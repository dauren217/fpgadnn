==> flow/design.v <==
module ReLU  #(parameter dataWidth=16) (
    input           clk,
    input   [dataWidth-1:0]   x,
    output  reg [dataWidth-1:0]  out
);
always @(posedge clk)
begin
    if($signed(x) >= 0)
        out <= x;
    else 
        out <= 0;      
end
endmodule
# [Tool chain data of ReLU]
# What the tools print for ReLU, step after step.
# Line numbers count from 1 in the design file above.
# Library cell names are shortened.
# A cell with - has no value.
[setup] design="ReLU" clock_port="clk" library="sky130hd" pvt_corner="tt_025C_1v80"

# [Word level]
# Source: Yosys, flattened and elaborated, memories not mapped. Widths are those after wreduce; folded enables and synchronous resets count as part of the registers. Registers that Yosys merges into a memory's read port (data or address) are not register bits. Print and check cells do not count. Equal cells are merged and count once.
[word_totals] word_cells=2 mem_bits_ro=0 ramBits=0 output_inout_bits=16 input_bits=17 clocked_rd_ports_x_width=0 latch_bits=0 reg_bits=16 memories=0
[classes] n_eq=0 n_reduce_logical=0 add_sub_neg=0 n_mux=0 logic=0 shifts=0 n_mul=0 div=0 compare=1
[op_table] op="16-bit by 1-bit greater-or-equal comparator with 1-bit output (second input constant)" n=1

# [Depth]
# Depth = most cells in a row (Yosys ltp): at word level without a register or memory, in the mapped netlist without a sequential cell, where the memories' decode and read muxes count.
[depth] word_depth=1 ABC_AREA=0 ltp_mapped=2 ltp_nobuf=1

# [After synthesis]
# Yosys stat after the flow's synthesis: flattened, memories mapped to cells. It holds for the ABC_AREA given above (unset counts as 0); a run with the other value may have another netlist.
# The area totals of this step are shown rounded.
[synth_totals] mapped_cells=33 buffers=1 seq_area_um2=320 ffs=16 mapped_area_um2=457
[types] type="dfxtp_1" n=16 area_total_um2=320.307
[types] type="nor2b_2" n=7 area_total_um2=61.309
[types] type="and2b_2" n=3 area_total_um2=26.275
[types] type="nor2b_1" n=3 area_total_um2=18.768
[types] type="and2b_1" n=2 area_total_um2=15.014
[types] type="buf_6" n=1 area_total_um2=11.261
[types] type="conb_1" n=1 area_total_um2=3.754

# [Timing after synthesis]
# Path of least setup slack by OpenSTA after synthesis, without wires, with an ideal clock, recovery checks aside; 20% of the period is set as input and as output delay. Where synthesis merged equal registers, the netlist keeps one of their names.
[synth_path] path_kind="register to output" from="register out[0]" to="output port out[0]" delay_ns=0.331 period_ns=0.683 arrival_ns=0.331 out_delay_ns=0.137 path_buffers=0 path_stages=1 slack_ns=0.216 required_time_ns=0.546 t_first_pin_ns=0.000 synth_period_reached_ns=0.467
# "delay_ns" is the arrival time less input delay plus setup time.
# A path that ends at an output port has no setup time.
# "path_stages": output pins that drive a net of the path, with the launching flip-flop's if there is one; two outputs of one cell count as two.
# "synth_period_reached_ns" = period - worst setup slack (recovery checks aside). The figure is calculated, with input and output delays left at 20% of the set period.
[synth_via] cell_sequence="dfxtp_1" elab_chain_cells=0 cone_cells=0 lines_between=0
[synth_rtl] element="start, declared" line_no=4 text="output  reg [dataWidth-1:0]  out"
[synth_rtl] element="start, assigned" line_no=9 text="out <= x;"
[synth_rtl] element="start, assigned" line_no=11 text="out <= 0;"
[synth_rtl] element="end, declared" line_no=4

# [Timing after layout]
# Path of least setup slack in the final report of run 1 (OpenROAD, finished layout, wires in). Where an end is a register, its clock arrival counts in the times.
[layout_path] path_kind="register to output" from="register out[14]" to="output port out[14]" period_ns=0.325 t_first_pin_ns=0.27 required_time_ns=0.26 out_delay_ns=0.06 path_stages=2 arrival_ns=0.71 path_buffers=1 slack_ns=-0.45
[layout_via] cell_sequence="dfxtp_2 -> buf_6" elab_chain_cells=0 cone_cells=0 lines_between=0
[layout_rtl] element="start, declared" line_no=4 text="output  reg [dataWidth-1:0]  out"
[layout_rtl] element="start, assigned" line_no=9 text="out <= x;"
[layout_rtl] element="start, assigned" line_no=11 text="out <= 0;"
[layout_rtl] element="end, declared" line_no=4

## Implementation results

Settings and measured results of 2 stored flow runs for module ReLU (sky130hd), not sorted in any way. The constraints put input and output delay at 20% of the set period each and load the outputs with 0.01 pF.
"achieved clock period" means the clock period less the worst setup slack. The figure is calculated, with input and output delays left at 20% of the set period.
"worst setup path time" is the time allowed to the run's worst setup path (the clock period less input and output delay, where it has them) less its slack. Clock arrival times count: a late capture clock shortens it, a late launch clock lengthens it.
Results are given in rounded form.
[run 1] settings: period_ns=0.325, CAP_MARGIN=20, CORE_MARGIN=2, CORE_UTILIZATION=40, SLEW_MARGIN=20
[run 1] result: chip area after synthesis (Yosys) 457 µm², die area 1430 µm², standard-cell area of the final layout 876 µm², worst setup slack after layout -0.447 ns, worst hold slack 0.111 ns, achieved clock period 0.772 ns, worst setup path time 0.71 ns, worst setup path kind register to output
[run 2] settings: period_ns=0.585, CORE_UTILIZATION=24, PLACE_DENSITY_LB_ADDON=0.09, CORE_MARGIN=6, CELL_PAD_IN_SITES_DETAIL_PLACEMENT=2, ABC_AREA=1, GPL_TIMING_DRIVEN=1, CTS_CLUSTER_DIAMETER=161, CAP_MARGIN=10, MIN_ROUTING_LAYER=met2, SLEW_MARGIN=20
[run 2] result: chip area after synthesis (Yosys) 448 µm², die area 3050 µm², standard-cell area of the final layout 808 µm², worst setup slack after layout -0.278 ns, worst hold slack 0.313 ns, achieved clock period 0.863 ns, worst setup path time 0.75 ns, worst setup path kind register to output
